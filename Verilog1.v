==> flow/design.v <==
module part3 (KEY, SW, HEX5, HEX4, HEX2, HEX0, LEDR);
	input [0:0] KEY;
	input [9:0] SW;
	output [0:6] HEX5, HEX4, HEX2, HEX0;
	output [9:0] LEDR;
	wire Clock, Write;
	wire [4:0] Address;
	wire [3:0] DataIn, DataOut;
	assign Clock = KEY[0];
	assign Write = SW[9];
	assign DataIn = SW[3:0];
	assign Address = SW[8:4];
	reg [3:0] memory_array [31:0];
	reg [4:0] Address_reg;  
	always @(posedge Clock)
	begin
		if (Write)
			memory_array[Address] <= DataIn;
		Address_reg <= Address;
   	end
   	assign DataOut = memory_array[Address_reg];
	hex7seg digit0 (DataOut[3:0], HEX0);
	hex7seg digit1 (DataIn[3:0], HEX2);
	hex7seg digit5 ({3'b0, Address[4]}, HEX5);
	hex7seg digit4 (Address[3:0], HEX4);
	assign LEDR[3:0] = DataIn;
	assign LEDR[8:4] = Address;
	assign LEDR[9] = Write;
endmodule
module hex7seg (hex, display);
	input [3:0] hex;
	output [0:6] display;
	reg [0:6] display;
	always @ (hex)
		case (hex)
			4'h0: display = 7'b0000001;
			4'h1: display = 7'b1001111;
			4'h2: display = 7'b0010010;
			4'h3: display = 7'b0000110;
			4'h4: display = 7'b1001100;
			4'h5: display = 7'b0100100;
			4'h6: display = 7'b0100000;
			4'h7: display = 7'b0001111;
			4'h8: display = 7'b0000000;
			4'h9: display = 7'b0000100;
			4'hA: display = 7'b0001000;
			4'hb: display = 7'b1100000;
			4'hC: display = 7'b0110001;
			4'hd: display = 7'b1000010;
			4'hE: display = 7'b0110000;
			4'hF: display = 7'b0111000;
		endcase
endmodule
# == Reports on part3 ==
# The steps from the RTL of part3 to its reports follow in flow order.
# Line numbers count from 1 in the design file above.
# Operators: Yosys type, input widths -> output width; for muxes data width and select width s.
# The mark -- stands for no value.
# design
design,part3
clock_port,KEY
lib,sky130hd
corner,tt_025C_1v80

# == Word-level counts ==
# Counts by Yosys on the flattened word-level netlist (proc, flatten, opt, wreduce; memories kept). Register bits leave out memories and registers merged into their read ports (data or address); mux counts leave out enables and synchronous resets folded into registers. Print and check cells are left out. Cells with the same type and inputs are merged into one.
# Yosys's memory passes give these memory sizes; they may raise the number of words (mostly to a power of two), join words into wider ones and drop unused or constant bits.
# word_totals
ff_bits,0
latch_bits,0
mem_bits_rw,128
romBits,448
clocked_rd_ports_x_width,4
n_memories,5
out_inout_bits,38
elab_cells,8
# op_classes
n_addsub,0
mul,0
div_mod_pow,0
n_cmp,0
eq_ne,0
n_shift,0
muxes,3
n_logic,0
reduce_logical,0
# memory_table
name,size,width,read_ports,write_ports,line_no,text
memory_array,32,4,1,1,13,reg [3:0] memory_array [31:0];
(name not given),16,7,1,0,35,case (hex)
(name not given),16,7,1,0,35,
(name not given),16,7,1,0,35,
(name not given),16,7,1,0,35,
# op_table
cell,count
$mux 5,1
$mux 4,1
$mux 1,1

# == Logic depth ==
# Yosys ltp: most cells in a row. Word level: on the elaborated netlist, between registers, memories and ports. Mapped: between sequential cells and ports; inverters and the memories' decode and read muxes count.
# logic_depth
depth_word,1
ABC_AREA,0
mapped_depth,11
ltp_nobuf,8

# == Netlist ==
# Yosys stat after the flow's synthesis: flattened, memories mapped to cells. It holds for the ABC_AREA given above (unset counts as 0); a run with the other value may have another netlist.
# synth_totals
cell_count,346
mapped_area_um2,6012.0
flip_flops,133
n_buf,32
# types
type,count,area_total_um2
sky130_fd_sc_hd__edfxtp_1,128,3.84E+03
sky130_fd_sc_hd__mux4_2,42,945.907
sky130_fd_sc_hd__ha_1,17,212.704
sky130_fd_sc_hd__nor2_1,39,146.39
sky130_fd_sc_hd__buf_4,18,135.13
sky130_fd_sc_hd__mux2i_1,12,120.115
sky130_fd_sc_hd__dfxtp_1,5,100.096
sky130_fd_sc_hd__inv_1,13,48.797
sky130_fd_sc_hd__buf_6,4,45.043
sky130_fd_sc_hd__o22ai_1,6,37.536
sky130_fd_sc_hd__a21oi_1,7,35.034
sky130_fd_sc_hd__nand2_1,9,33.782
sky130_fd_sc_hd__nand3_1,6,30.029
sky130_fd_sc_hd__nor3b_1,4,30.029
sky130_fd_sc_hd__mux2i_2,2,27.526
sky130_fd_sc_hd__mux2i_4,1,22.522
sky130_fd_sc_hd__buf_1,5,18.768
sky130_fd_sc_hd__nor2b_1,3,18.768
# Other cell types: 17; their cells: 25.
# By module: a second synthesis without flattening, with its own total; a netlist apart from the flattened one above.
# unflattened
hier_cells,375
hier_area_um2,6313.6
# Rows give one instance, submodules left out.
# by_module
module,instances,cells,area_um2
part3,1,243,5237.5
hex7seg,4,33,269.0

# == Timing after synthesis ==
# Path of least setup slack by OpenSTA after synthesis, without wires, with an ideal clock, recovery checks aside; 20% of the period is set as input and as output delay. Where synthesis merged equal registers, the netlist keeps one of their names.
# synth_path
path_kind,flip-flop to output port
startpoint,register (no name shown)
endpoint,output HEX0[2]
clock_period_ns,4.96
t_first_pin_ns,0.000
arrival_time_ns,2.781
t_required_ns,3.968
setup_slack_ns,1.187
path_delay_ns,2.781
driving_pins,9
synth_period_reached_ns,3.773
# "path_delay_ns" is the arrival time less input delay plus setup time.
# At an output port there is no setup time.
# "driving_pins" counts driving pins, that of a launching flip-flop among them; a cell with two outputs on the path counts twice.
# "synth_period_reached_ns" is the clock period less the worst setup slack; recovery checks do not enter. This is arithmetic on one report: input and output delays are still those of the set period (20% each).
# synth_via
path_cell_list,sky130_fd_sc_hd__dfxtp_1 -> sky130_fd_sc_hd__buf_1 -> sky130_fd_sc_hd__buf_2 -> sky130_fd_sc_hd__mux4_2 -> sky130_fd_sc_hd__mux4_2 -> sky130_fd_sc_hd__mux2i_2 -> sky130_fd_sc_hd__inv_1 -> sky130_fd_sc_hd__ha_1 -> sky130_fd_sc_hd__o31ai_1
# synth_lines
element,line_no,text
end: declaration,4,"output [0:6] HEX5, HEX4, HEX2, HEX0;"
# No chain of elaborated cells between the ends is given.

# == Worst path after layout ==
# From the final timing report of run 2: the path of least setup slack in the routed layout; clock arrival at registers is part of the times.
# layout_path
path_kind,flip-flop to output port
startpoint,register (no name shown)
endpoint,output HEX0[4]
clock_period_ns,5.88
t_first_pin_ns,0.42
arrival_time_ns,4.01
t_required_ns,4.70
setup_slack_ns,0.69
driving_pins,11
# layout_via
path_cell_list,sky130_fd_sc_hd__dfxtp_2 -> sky130_fd_sc_hd__buf_4 -> sky130_fd_sc_hd__mux4_2 -> sky130_fd_sc_hd__mux4_2 -> sky130_fd_sc_hd__mux2i_2 -> sky130_fd_sc_hd__inv_1 -> sky130_fd_sc_hd__ha_1 -> sky130_fd_sc_hd__inv_1 -> sky130_fd_sc_hd__mux2i_1 -> sky130_fd_sc_hd__a21o_1 -> sky130_fd_sc_hd__clkdlybuf4s50_1
# layout_lines
element,line_no,text
end: declaration,4,"output [0:6] HEX5, HEX4, HEX2, HEX0;"
# No chain of elaborated cells between the ends is given.

# Stored flow runs of part3 (2 of them; Yosys, OpenROAD, sky130hd). They differ in their settings and are not a sequence. Constraints: input delay and output delay 20% of the set period each, output load 0.01 pF.
# "achievedPeriod_ns" means the clock period less the worst setup slack. The figure is calculated, with input and output delays left at 20% of the set period.
# "worst_setup_path_time_ns": the worst setup path's part of the clock period (all of it between registers, 20% less for each end at a port) less its slack. A launch clock that arrives late makes it longer, a capture clock that arrives late makes it shorter.
# "total_power_w" is the tool's figure for a default switching activity; nothing was simulated.
# A setting shown as - is not set for that run.
# Results: - = not shown.
setting or result,run 1,run 2
period_ns,5.01,5.88
CORE_UTILIZATION,64,41
SETUP_SLACK_MARGIN,-0.42,-0.17
PLACE_DENSITY_LB_ADDON,0.28,-
CELL_PAD_IN_SITES_GLOBAL_PLACEMENT,1,-
CELL_PAD_IN_SITES_DETAIL_PLACEMENT,1,-
ABC_AREA,1,-
GPL_TIMING_DRIVEN,0,-
CAP_MARGIN,20,20
CORE_MARGIN,2,2
SLEW_MARGIN,20,5
PLACE_DENSITY,-,0.86
GPL_ROUTABILITY_DRIVEN,-,0
CTS_CLUSTER_SIZE,-,18
CTS_CLUSTER_DIAMETER,-,238
MAX_ROUTING_LAYER,-,met4
timing.hold.ws_ns,-,1.417
final_setup_tns_ns,-,0.000
worst_setup_path_time_ns,-,4.01
timing.worst_path_kind,-,flip-flop to output port
total_power_w,-,0.002385
synth_chip_area_um2,-,6012.0
achievedPeriod_ns,-,5.190
finish.utilization_pct,-,49.5
total_die_area_um2,-,15647.5
stdcell_area_um2,-,7135.6
setup_worst_slack_ns,-,0.690
# Run 1: not finished: clock tree synthesis ended with error DPL-0033
